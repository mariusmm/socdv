==> flow/design.v <==
module timer #(
  parameter int unsigned DataWidth    = 32,
  parameter int unsigned AddressWidth = 32
) (
  input  logic                    clk_i,
  input  logic                    rst_ni,
  input  logic                    timer_req_i,
  input  logic [31:0] timer_addr_i,
  input  logic                    timer_we_i,
  input  logic [ 3:0] timer_be_i,
  input  logic [   31:0] timer_wdata_i,
  output logic                    timer_rvalid_o,
  output logic [   31:0] timer_rdata_o,
  output logic                    timer_err_o,
  output logic                    timer_intr_o
);
  localparam int unsigned TW = 64;
  localparam int unsigned ADDR_OFFSET = 10;  
  localparam bit [9:0] MTIME_LOW = 0;
  localparam bit [9:0] MTIME_HIGH = 4;
  localparam bit [9:0] MTIMECMP_LOW = 8;
  localparam bit [9:0] MTIMECMP_HIGH = 12;
  logic                 timer_we;
  logic                 mtime_we, mtimeh_we;
  logic                 mtimecmp_we, mtimecmph_we;
  logic [DataWidth-1:0] mtime_wdata, mtimeh_wdata;
  logic [DataWidth-1:0] mtimecmp_wdata, mtimecmph_wdata;
  logic [TW-1:0]        mtime_q, mtime_d, mtime_inc;
  logic [TW-1:0]        mtimecmp_q, mtimecmp_d;
  logic                 interrupt_q, interrupt_d;
  logic                 error_q, error_d;
  logic [DataWidth-1:0] rdata_q, rdata_d;
  logic                 rvalid_q;
  assign timer_we = timer_req_i & timer_we_i;
  assign mtime_inc = mtime_q + 64'd1;
  for (genvar b = 0; b < DataWidth / 8; b++) begin : gen_byte_wdata
    assign mtime_wdata[(b*8)+:8]     = timer_be_i[b] ? timer_wdata_i[b*8+:8] :
                                                       mtime_q[(b*8)+:8];
    assign mtimeh_wdata[(b*8)+:8]    = timer_be_i[b] ? timer_wdata_i[b*8+:8] :
                                                       mtime_q[DataWidth+(b*8)+:8];
    assign mtimecmp_wdata[(b*8)+:8]  = timer_be_i[b] ? timer_wdata_i[b*8+:8] :
                                                       mtimecmp_q[(b*8)+:8];
    assign mtimecmph_wdata[(b*8)+:8] = timer_be_i[b] ? timer_wdata_i[b*8+:8] :
                                                       mtimecmp_q[DataWidth+(b*8)+:8];
  end
  assign mtime_we     = timer_we & (timer_addr_i[ADDR_OFFSET-1:0] == MTIME_LOW);
  assign mtimeh_we    = timer_we & (timer_addr_i[ADDR_OFFSET-1:0] == MTIME_HIGH);
  assign mtimecmp_we  = timer_we & (timer_addr_i[ADDR_OFFSET-1:0] == MTIMECMP_LOW);
  assign mtimecmph_we = timer_we & (timer_addr_i[ADDR_OFFSET-1:0] == MTIMECMP_HIGH);
  assign mtime_d    = {(mtimeh_we    ? mtimeh_wdata    : mtime_inc[63:32]),
                       (mtime_we     ? mtime_wdata     : mtime_inc[31:0])};
  assign mtimecmp_d = {(mtimecmph_we ? mtimecmph_wdata : mtimecmp_q[63:32]),
                       (mtimecmp_we  ? mtimecmp_wdata  : mtimecmp_q[31:0])};
  always_ff @(posedge clk_i or negedge rst_ni) begin
    if (~rst_ni) begin
      mtime_q <= 'b0;
    end else begin
      mtime_q <= mtime_d;
    end
  end
  always_ff @(posedge clk_i or negedge rst_ni) begin
    if (~rst_ni) begin
      mtimecmp_q <= 'b0;
    end else if (mtimecmp_we | mtimecmph_we) begin
      mtimecmp_q <= mtimecmp_d;
    end
  end
  assign interrupt_d  = ((mtime_q >= mtimecmp_q) | interrupt_q) & ~(mtimecmp_we | mtimecmph_we);
  always_ff @(posedge clk_i or negedge rst_ni) begin
    if (~rst_ni) begin
      interrupt_q <= 'b0;
    end else begin
      interrupt_q <= interrupt_d;
    end
  end
  assign timer_intr_o = interrupt_q;
  always_comb begin
    rdata_d = 'b0;
    error_d = 1'b0;
    unique case (timer_addr_i[ADDR_OFFSET-1:0])
      MTIME_LOW:     rdata_d = mtime_q[31:0];
      MTIME_HIGH:    rdata_d = mtime_q[63:32];
      MTIMECMP_LOW:  rdata_d = mtimecmp_q[31:0];
      MTIMECMP_HIGH: rdata_d = mtimecmp_q[63:32];
      default: begin
        rdata_d = 'b0;
        error_d = 1'b1;
      end
    endcase
  end
  always_ff @(posedge clk_i) begin
    if (timer_req_i) begin
      rdata_q <= rdata_d;
      error_q <= error_d;
    end
  end
  assign timer_rdata_o = rdata_q;
  always_ff @(posedge clk_i or negedge rst_ni) begin
    if (!rst_ni) begin
      rvalid_q <= 1'b0;
    end else begin
      rvalid_q <= timer_req_i;
    end
  end
  assign timer_rvalid_o = rvalid_q;
  assign timer_err_o    = error_q;
endmodule
# Step by step through the tools: timer
# What the tools print for timer, step after step.
# Line numbers count from 1 in the design file above.
# Operators carry their Yosys type and port widths (W data, S select, Z words).
# Cell names lack the library's common part.
# Not given: -
# design
design	timer
clock	clk_i
cell_library	sky130hd
pvt_corner	tt_025C_1v80

# Word-level counts
# Yosys after proc, flatten, opt, wreduce and memory -nomap, before mapping. Memory bits, and registers merged into a memory's read port (data or address), are not among the register bits. Print and check cells are not counted. Equal cells are merged and count once.
# classes
addsub	1
n_mul	0
div	0
cmp	1
eq_ne	11
shift	0
n_mux	8
logic	9
reduce_logical	10
# ops
cell	n
$pmux W32 S4	1
$add A64 B1 Y64 const B	1
$ge A64 B64 Y1	1
$mux W32	2
$mux W8	4
$reduce_and A3 Y1	8
$eq A10 B4 Y1 const B	2
$ne A2 B2 Y1 const B	8
$eq A10 B3 Y1 const B	1
$logic_not A10 Y1	1
$and A1 B1 Y1	6
$reduce_or A4 Y1	1
$or A1 B1 Y1	2
$not A1 Y1	1
$mux W1	1
# bits
register_bits	163
latch_bits	0
mem_bits_rw	0
rom_bits	0
clocked_rd_ports_x_width	0
memories	0
input_bits	72
wordCells	60

# Logic depth
# Depth = most cells in a row (Yosys ltp): at word level without a register or memory, in the mapped netlist without a sequential cell, where the memories' decode and read muxes count.
# depth
depth_word	5
ABC_AREA	0
depth_mapped	9

# Mapped cells and area
# Source: synth_stat.txt of the flow (Yosys; design flattened, memories mapped). It holds for the ABC_AREA given above (unset counts as 0); a run with the other value may have another netlist.
# synth_totals
cells	958
yosys_area_um2	10003.3
sequential_area_um2	4244.1
ffs	163
# by_type
type	n
dfrtp_1	130
edfxtp_1	33
ha_1	65
mux4_2	31
mux2_2	60
nand2_1	73
inv_1	70
nor2_1	68
a21oi_1	50
nor2b_1	33
nand3_1	41
and3_1	21
a211oi_1	16
nor3_1	23
nand4_1	18
clkbuf_1	28
o21ai_0	18
a21o_1	10
# Not listed: further types 49, cells in them 170.

# Timing after synthesis
# OpenSTA on the mapped netlist: ideal clock, no wires. The path of least setup slack (recovery checks aside). Input and output delay are each 20% of the period. Register names are those of the netlist, which keeps one name where synthesis merged equal registers.
# synth_timing
kind	input-to-reg
from	input port timer_addr_i[7]
to	register mtimecmp_q[17]
period_ps	2960
setup_ps	128
t_first_pin_ps	592
arrival_time_ps	2572
required_ps	2832
path_slack_ps	261
path_delay_ps	2108
driving_pins	8
synth_period_reached_ps	2699
# "path_delay_ps" is the arrival time less input delay plus setup time.
# "driving_pins": output pins that drive a net of the path, with the launching flip-flop's if there is one; two outputs of one cell count as two.
# "synth_period_reached_ps" is the clock period less the worst setup slack; recovery checks do not enter. This is arithmetic on one report: input and output delays are still those of the set period (20% each).
# Between the ends stands the longest chain of elaborated cells between them, by number of cells; it is not shown to be the way that was timed. Of several equally long chains one is given.
# Each line given opens the expression or statement behind the cell; cells for indexed reads and writes are added by Yosys, which also makes memories of some case tables.
# synth_between
cell_sequence	or4_1 > or2_1 > clkbuf_1 > nor2_1 > and3_1 > clkbuf_1 > nand2_1 > mux2_1
elab_chain_cells	4
# synth_lines
element	line	source
start: declaration	8	input  logic [31:0] timer_addr_i,
$eq A10 B4 Y1	48	assign mtimecmp_we  = timer_we & (timer_addr_i[ADDR_OFFSET-1:0] == MTIMECMP_LOW);
$and A1 B1 Y1	48
$or A1 B1 Y1	64	end else if (mtimecmp_we | mtimecmph_we) begin
$reduce_and A3 Y1	-
end: assignment	63	mtimecmp_q <= 'b0;
end: assignment	65	mtimecmp_q <= mtimecmp_d;
end: declaration	29	logic [TW-1:0]        mtimecmp_q, mtimecmp_d;

# Timing after layout
# From the final timing report of entry A: the path of least setup slack in the routed layout; clock arrival at registers is part of the times.
# The path's times are printed in steps of 10 ps; the period is the one set.
# layout_timing
kind	input-to-reg
from	input port timer_addr_i[0]
to	register mtimecmp_q[17]
period_ps	3960
setup_ps	110
t_first_pin_ps	790
arrival_time_ps	3660
required_ps	4300
path_slack_ps	640
driving_pins	7
# Between the ends stands the longest chain of elaborated cells between them, by number of cells; it is not shown to be the way that was timed. Of several equally long chains one is given.
# layout_between
cell_sequence	clkdlybuf4s50_1 > or4_1 > or2_1 > nor2_1 > and3_1 > nand2_1 > mux2_1
elab_chain_cells	4
# layout_lines
element	line	source
start: declaration	8	input  logic [31:0] timer_addr_i,
$eq A10 B4 Y1	48	assign mtimecmp_we  = timer_we & (timer_addr_i[ADDR_OFFSET-1:0] == MTIMECMP_LOW);
$and A1 B1 Y1	48
$or A1 B1 Y1	64	end else if (mtimecmp_we | mtimecmph_we) begin
$reduce_and A3 Y1	-
end: assignment	63	mtimecmp_q <= 'b0;
end: assignment	65	mtimecmp_q <= mtimecmp_d;
end: declaration	29	logic [TW-1:0]        mtimecmp_q, mtimecmp_d;

# Stored flow runs of timer (2 of them; Yosys, OpenROAD, sky130hd). They differ in their settings and are not a sequence. Constraints: input delay and output delay 20% of the set period each, output load 0.01 pF.
# "achieved_clock_period_ps" means the clock period less the worst setup slack. The figure is calculated, with input and output delays left at 20% of the set period.
# "worst_path_allowed_less_slack_ps": the worst setup path's part of the clock period (all of it between registers, 20% less for each end at a port) less its slack. A launch clock that arrives late makes it longer, a capture clock that arrives late makes it shorter.
# "power.total_uw" rests on the timing tool's default activity at the inputs, not on a simulated workload.
# "worst_path_allowed_less_slack_ps" is known to 10 ps.
# Among the settings, - means not set for that run.
run name	period_ns	CORE_UTILIZATION	SETUP_SLACK_MARGIN	PLACE_DENSITY_LB_ADDON	CORE_ASPECT_RATIO	CORE_MARGIN	CELL_PAD_IN_SITES_DETAIL_PLACEMENT	ABC_AREA	MIN_ROUTING_LAYER	CAP_MARGIN	SLEW_MARGIN	finalUtil_pct	setup_ws_ps	final_die_area_um2	yosys.chip_area_um2	achieved_clock_period_ps	tns_ps	power.total_uw	worst_path_allowed_less_slack_ps	worst_setup_path_type	cell_area_final_um2
entry A	3.96	20	0.55	0.3	1.4	2	2	0	met1	20	20	24.6	637	51847.7	10003.3	3323	0	4054	2530	input-to-reg	12243.0
entry B	2.05	26	0.09	0.01	-	2	-	0	-	25	40	41.1	-555	40060.0	10003.3	2605	-16012	8409	2610	reg-to-reg	15534.9
